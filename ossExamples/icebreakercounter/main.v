==> flow/design.v <==
module main(
	input clk,
	input btnC,
	output led1,
	output led2,
	output led3,
	output led4,
	output led5
);
	assign reset = btnC;
	wire [4:0] Output;
	reg [31:0] divider;
	always @ (posedge clk) begin
		divider <= divider + 1;
	end
	always @ (posedge clk) begin
		Output[4:0] <= divider[27:23];
	end
	assign {led1, led2, led3, led4, led5} = Output[4:0];
endmodule
# Reports on main
# What the tools print for main, step after step.
# Lines are those of the file above, counted from 1.
# Operators carry their Yosys type and port widths (W data, S select, Z words).
# Cell names lack the library's common part.
# A cell with n/a has no value.
[design] top="main" clock_port="clk" library="sky130hd" corner="tt_025C_1v80"

# Word level
# Yosys after proc, flatten, opt, wreduce and memory -nomap, before mapping. Enables and synchronous resets that opt folds into registers are not counted as muxes. Memory bits, and registers merged into a memory's read port (data or address), are not among the register bits. Print and check cells are not counted. Equal cells are merged and count once.
[word_totals] register_bits=37 in_bits=2 word_cells=3
[classes] n_addsub=1
[op_table] cell="$add A32 B1 Y32 const B" count=1

# Depth
# Depth = most cells in a row (Yosys ltp): at word level without a register or memory, in the mapped netlist without a sequential cell, where the memories' decode and read muxes count.
[depth] ltp_word=1 ABC_AREA=0 depth_mapped=5 depth_no_buf=5

# Mapped cells and area
# Yosys stat after the flow's synthesis: flattened, memories mapped to cells. It holds for the ABC_AREA given above (unset counts as 0); a run with the other value may have another netlist.
# The area totals of this step are shown rounded.
[mapped] mapped_cells=112 mapped_area_um2=1200 seqArea_um2=660 flip_flops=33 buffers=1
[by_type] cell_type="dfxtp_1" count=33 area_total_um2=660.634
[by_type] cell_type="xnor2_1" count=20 area_total_um2=175.168
[by_type] cell_type="nand3_1" count=13 area_total_um2=65.062
[by_type] cell_type="xor2_1" count=6 area_total_um2=52.55
[by_type] cell_type="nand4_1" count=8 area_total_um2=50.048
[by_type] cell_type="nand3_2" count=3 area_total_um2=30.029
[by_type] cell_type="nand2_1" count=7 area_total_um2=26.275
[by_type] cell_type="nor2_1" count=6 area_total_um2=22.522
[by_type] cell_type="nor4_4" count=1 area_total_um2=21.27
[by_type] cell_type="and3_1" count=3 area_total_um2=18.768
[by_type] cell_type="nor3_1" count=3 area_total_um2=15.014
[by_type] cell_type="ha_1" count=1 area_total_um2=12.512
[by_type] cell_type="nor4_1" count=2 area_total_um2=12.512
[by_type] cell_type="inv_1" count=3 area_total_um2=11.261
[by_type] cell_type="nor3_2" count=1 area_total_um2=10.01
[by_type] cell_type="and4_1" count=1 area_total_um2=8.758
[by_type] cell_type="clkbuf_1" count=1 area_total_um2=3.754

# Path before layout
# OpenSTA on the mapped netlist: ideal clock, no wires. The path of least setup slack (recovery checks aside). Input and output delay are each 20% of the period. Register names are those of the netlist, which keeps one name where synthesis merged equal registers.
[synth_timing] path_type="register -> register" startpoint="register divider[0]" endpoint="register divider[22]" tclk_ps=1350 setup_time_ps=119 launch_ps=0 t_arrival_ps=1284 path_slack_ps=-53 path_delay_ps=1403 driving_pins=6 period_less_setup_slack_ps=1403
# "path_delay_ps" = arrival - input delay + setup time.
# "driving_pins" counts driving pins, that of a launching flip-flop among them; a cell with two outputs on the path counts twice.
# "period_less_setup_slack_ps" = period - worst setup slack (recovery checks aside). The figure is calculated, with input and output delays left at 20% of the set period.
# The rows between start and end are the longest chain of elaborated cells between them; the timing report does not say that the signal goes this way. Where chains are equally long, one stands for them.
# A line is the first line of the expression or statement that the cell stems from. Yosys adds cells for indexed reads and writes and turns some case tables into memories.
[synth_between] path_cell_list="dfxtp_1 ha_1 nand4_1 nor4_1 nand2_1 xnor2_1" elab_chain_len=1 cone_cells=1
[synth_lines] element="start: declaration" line_no=12 source="reg [31:0] divider;"
[synth_lines] element="start: assignment" line_no=14 source="divider <= divider + 1;"
[synth_lines] element="$add A32 B1 Y32" line_no=14
[synth_lines] element="end: assignment" line_no=14
[synth_lines] element="end: declaration" line_no=12

# Path in the finished layout
# From the final timing report of stored run 1: the path of least setup slack in the routed layout; clock arrival at registers is part of the times.
# The report prints the path's times to 10 ps; the period is as set.
[layout_timing] path_type="register -> register" startpoint="register divider[1]" endpoint="register divider[26]" tclk_ps=975 setup_time_ps=110 launch_ps=280 t_arrival_ps=1580 path_slack_ps=-430 driving_pins=7
# The rows between start and end are the longest chain of elaborated cells between them; the timing report does not say that the signal goes this way. Where chains are equally long, one stands for them.
[layout_between] path_cell_list="dfxtp_2 ha_4 nand4_1 buf_4 nor3_4 nand3_1 xnor2_1" elab_chain_len=1 cone_cells=1
[layout_lines] element="start: declaration" line_no=12 source="reg [31:0] divider;"
[layout_lines] element="start: assignment" line_no=14 source="divider <= divider + 1;"
[layout_lines] element="$add A32 B1 Y32" line_no=14
[layout_lines] element="end: assignment" line_no=14
[layout_lines] element="end: declaration" line_no=12

Measured results for main: 2 stored runs of the Yosys and OpenROAD flow on sky130hd. The settings differ; the order carries no meaning. The constraints put input and output delay at 20% of the set period each and load the outputs with 0.01 pF.
By "period_less_ws_ps" is meant the clock period of the run minus its worst setup slack. This is arithmetic on one report: input and output delays are still those of the set period (20% each).
Results are given in rounded form.

[flow] stored run 1: files
==> flow/run.sh <==
#!/bin/bash
# the make line also repeats the synthesis and layout settings of config.mk as NAME=value (left out here)
make -C /OpenROAD-flow-scripts/flow DESIGN_CONFIG=/design/flow/config.mk WORK_HOME=/design/flow/orfs CLKGATE_MAP_FILE= finish
==> flow/config.mk <==
export PLATFORM = sky130hd
export DESIGN_NAME = main
export DESIGN_NICKNAME = main
export VERILOG_FILES = /design/flow/design.v
export SDC_FILE = /design/flow/constraint.sdc
export NUM_CORES = 4
export LEC_CHECK = 0
export CAP_MARGIN = 20
export CELL_PAD_IN_SITES_GLOBAL_PLACEMENT = 0
export CORE_MARGIN = 2
export CORE_UTILIZATION = 32
export CTS_CLUSTER_SIZE = 20
export PLACE_DENSITY_LB_ADDON = 0.23
export SETUP_SLACK_MARGIN = 0.01
export SLEW_MARGIN = 20
export TNS_END_PERCENT = 5
==> flow/constraint.sdc <==
create_clock -name core_clock -period 0.975 [get_ports {clk}]
set_input_delay 0.1950 -clock core_clock [delete_from_list [all_inputs] [get_ports {clk}]]
set_output_delay 0.1950 -clock core_clock [all_outputs]
set_load 0.01 [all_outputs]

[flow] stored run 1: metrics
[metrics] timing.hold.ws_ps = 370
[metrics] finish.utilization_pct = 48
[metrics] synth_area_um2 = 1200
[metrics] final_die_area_um2 = 4200
[metrics] period_less_ws_ps = 1406
[metrics] final_setup_ws_ps = -430

[flow] stored run 2: files
==> flow/run.sh <==
#!/bin/bash
# the make line also repeats the synthesis and layout settings of config.mk as NAME=value (left out here)
make -C /OpenROAD-flow-scripts/flow DESIGN_CONFIG=/design/flow/config.mk WORK_HOME=/design/flow/orfs CLKGATE_MAP_FILE= finish
==> flow/config.mk <==
export PLATFORM = sky130hd
export DESIGN_NAME = main
export DESIGN_NICKNAME = main
export VERILOG_FILES = /design/flow/design.v
export SDC_FILE = /design/flow/constraint.sdc
export NUM_CORES = 4
export LEC_CHECK = 0
export CAP_MARGIN = 0
export CORE_ASPECT_RATIO = 1.64
export CORE_MARGIN = 2
export CORE_UTILIZATION = 68
export CTS_CLUSTER_DIAMETER = 65
export CTS_CLUSTER_SIZE = 57
export PLACE_DENSITY_LB_ADDON = 0.22
export SETUP_SLACK_MARGIN = 0.22
export SLEW_MARGIN = 20
==> flow/constraint.sdc <==
create_clock -name core_clock -period 1.19 [get_ports {clk}]
set_input_delay 0.2380 -clock core_clock [delete_from_list [all_inputs] [get_ports {clk}]]
set_output_delay 0.2380 -clock core_clock [all_outputs]
set_load 0.01 [all_outputs]

[flow] stored run 2: did not finish, clock tree synthesis stopped with DPL-0038
