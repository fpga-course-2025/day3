==> flow/design.v <==
module counter(
     input  clk,
     output reg [7:0] led
);
    reg [32:0] counter;
    initial 
        counter = 0;
    always @ (posedge clk) begin
        led[0] <= counter[23];
        counter <= counter + 1;
    end
endmodule
Tool chain data of counter --
What the tools print for counter, step after step. Line numbers count from 1 in the design file above. Operators carry their Yosys type and port widths (W data, S select, Z words). Cell names lack the library's common part. Not given: -
Set-up: top counter, clock port clk, library sky130hd, corner tt_025C_1v80

After elaboration --
Counts by Yosys on the flattened word-level netlist (proc, flatten, opt, wreduce; memories kept). Register bits leave out memories and registers merged into their read ports (data or address); mux counts leave out enables and synchronous resets folded into registers. Print and check cells are left out. Cells with the same type and inputs are merged into one.
Storage and ports: register bits after elaboration 34, input bits 1, output and inout port bits 8, word-level cells 3
Cells by class: $add $sub $neg 1
Operators with widths (count):
- $add A33 B1 Y33 const B | 1

Logic depth --
Yosys ltp: most cells in a row. Word level: on the elaborated netlist, between registers, memories and ports. Mapped: between sequential cells and ports; inverters and the memories' decode and read muxes count.
Logic depth: word-level depth 1, ABC_AREA 0, gate-level depth with buffers 6, depth with buffers taken out 5

Synthesis result --
The flow's flattened synthesis, as Yosys stat reports it; memories are mapped. The netlist is that of the ABC_AREA named above (0 if unset); the other value can give another one. Totals and module areas in this step are rounded.
Synthesis totals: mapped cells 98, mapped area 1006 sq um, sequential part of the area 500.5 sq um, flip-flop cells 25, buffer cells 8
Cell types:
- dfxtp_1 | count 25, total area 500.48 sq um
- xnor2_1 | count 13, total area 113.859 sq um
- xor2_1 | count 9, total area 78.826 sq um
- buf_4 | count 7, total area 52.55 sq um
- nand4_1 | count 7, total area 43.792 sq um
- nand2_1 | count 10, total area 37.536 sq um
- nor2_1 | count 10, total area 37.536 sq um
- nand4_4 | count 1, total area 21.27 sq um
- nor3_4 | count 1, total area 16.266 sq um
- nand3_1 | count 3, total area 15.014 sq um
- ha_1 | count 1, total area 12.512 sq um
- buf_6 | count 1, total area 11.261 sq um
- inv_1 | count 3, total area 11.261 sq um
- or4_4 | count 1, total area 11.261 sq um
- nor3_2 | count 1, total area 10.01 sq um
- and4_1 | count 1, total area 8.758 sq um
- or3_2 | count 1, total area 7.507 sq um
- and2_1 | count 1, total area 6.256 sq um
Not listed: further types 2, cells in them 2.

Worst setup path after synthesis --
Path of least setup slack by OpenSTA after synthesis, without wires, with an ideal clock, recovery checks aside; 20% of the period is set as input and as output delay. Where synthesis merged equal registers, the netlist keeps one of their names.
Path post-synthesis: path type register -> register, start register counter[3], end register counter[20], period 1.57 ns, setup time 0.072 ns, launch time at the first pin 0.000 ns, arrival 1.496 ns, required time 1.498 ns, setup slack 0.003 ns, delay of the path 1.568 ns, driving pins on the path 6, buffers on the path 1, synthesis period reached 1.567 ns
"delay of the path" is the arrival time less input delay plus setup time. "driving pins on the path": output pins that drive a net of the path, with the launching flip-flop's if there is one; two outputs of one cell count as two. "synthesis period reached" is the clock period less the worst setup slack; recovery checks do not enter. This is arithmetic on one report: input and output delays are still those of the set period (20% each). The rows between start and end are the longest chain of elaborated cells between them; the timing report does not say that the signal goes this way. Where chains are equally long, one stands for them. A line is the first line of the expression or statement that the cell stems from. Yosys adds cells for indexed reads and writes and turns some case tables into memories.
On the way, post-synthesis: path through dfxtp_1 nand4_4 or4_4 buf_6 nor3_4 xor2_1, cells in the longest elaborated chain 1, elaborated cells on any way between the ends 1, RTL lines with such cells 1, classes of those cells 1 x add/sub
RTL lines, path post-synthesis:
- start, declared | line 5 | reg [32:0] counter;
- start, assigned | line 10 | counter <= counter + 1;
- $add A33 B1 Y33 | line 10
- end, assigned | line 10
- end, declared | line 5

Worst path after layout --
From the final timing report of job 1: the path of least setup slack in the routed layout; clock arrival at registers is part of the times.
Path post-layout: path type register -> register, start register counter[1], end register counter[20], period 1.25 ns, setup time 0.06 ns, launch time at the first pin 0.31 ns, arrival 1.77 ns, required time 1.50 ns, setup slack -0.27 ns, driving pins on the path 6, buffers on the path 0
The rows between start and end are the longest chain of elaborated cells between them; the timing report does not say that the signal goes this way. Where chains are equally long, one stands for them.
On the way, post-layout: path through dfxtp_2 ha_4 nand4_1 or4_4 nor3_4 xor2_1, cells in the longest elaborated chain 1, elaborated cells on any way between the ends 1, RTL lines with such cells 1, classes of those cells 1 x add/sub
RTL lines, path post-layout:
- start, declared | line 5 | reg [32:0] counter;
- start, assigned | line 10 | counter <= counter + 1;
- $add A33 B1 Y33 | line 10
- end, assigned | line 10
- end, declared | line 5

## Implementation results

Stored flow runs of counter (2 of them; Yosys, OpenROAD, sky130hd). They differ in their settings and are not a sequence. Constraints: input delay and output delay 20% of the set period each, output load 0.01 pF.
"time on the worst setup path" is the time allowed to the run's worst setup path (the clock period less input and output delay, where it has them) less its slack. Clock arrival times count: a late capture clock shortens it, a late launch clock lengthens it.
"total power of the final layout" rests on the timing tool's default activity at the inputs, not on a simulated workload.
The results are shown rounded.

* Job 1 | settings: period_ns 1.25; CORE_UTILIZATION 34; SETUP_SLACK_MARGIN 0.34; PLACE_DENSITY 0.39; CORE_MARGIN 2; GPL_ROUTABILITY_DRIVEN 1; CAP_MARGIN 20; SLEW_MARGIN 20 | results: total die area 3410 sq um; post-route setup TNS -1.900 ns; standard-cell area of the final layout 1294 sq um; time on the worst setup path 1.52 ns; worst path kind register -> register; area of the synthesized netlist 1006 sq um; setup slack of the worst path -0.266 ns; total power of the final layout 1161 uW; final worst hold slack 0.374 ns
* Job 2 | settings: period_ns 1.64; CAP_MARGIN 20; CORE_MARGIN 2; CORE_UTILIZATION 40; SLEW_MARGIN 20 | results: final worst hold slack 0.376 ns; time on the worst setup path 1.55 ns; worst path kind register -> register; post-route setup TNS 0.000 ns; setup slack of the worst path 0.088 ns; area of the synthesized netlist 1006 sq um; total die area 2932 sq um; total power of the final layout 893.9 uW; standard-cell area of the final layout 1094 sq um
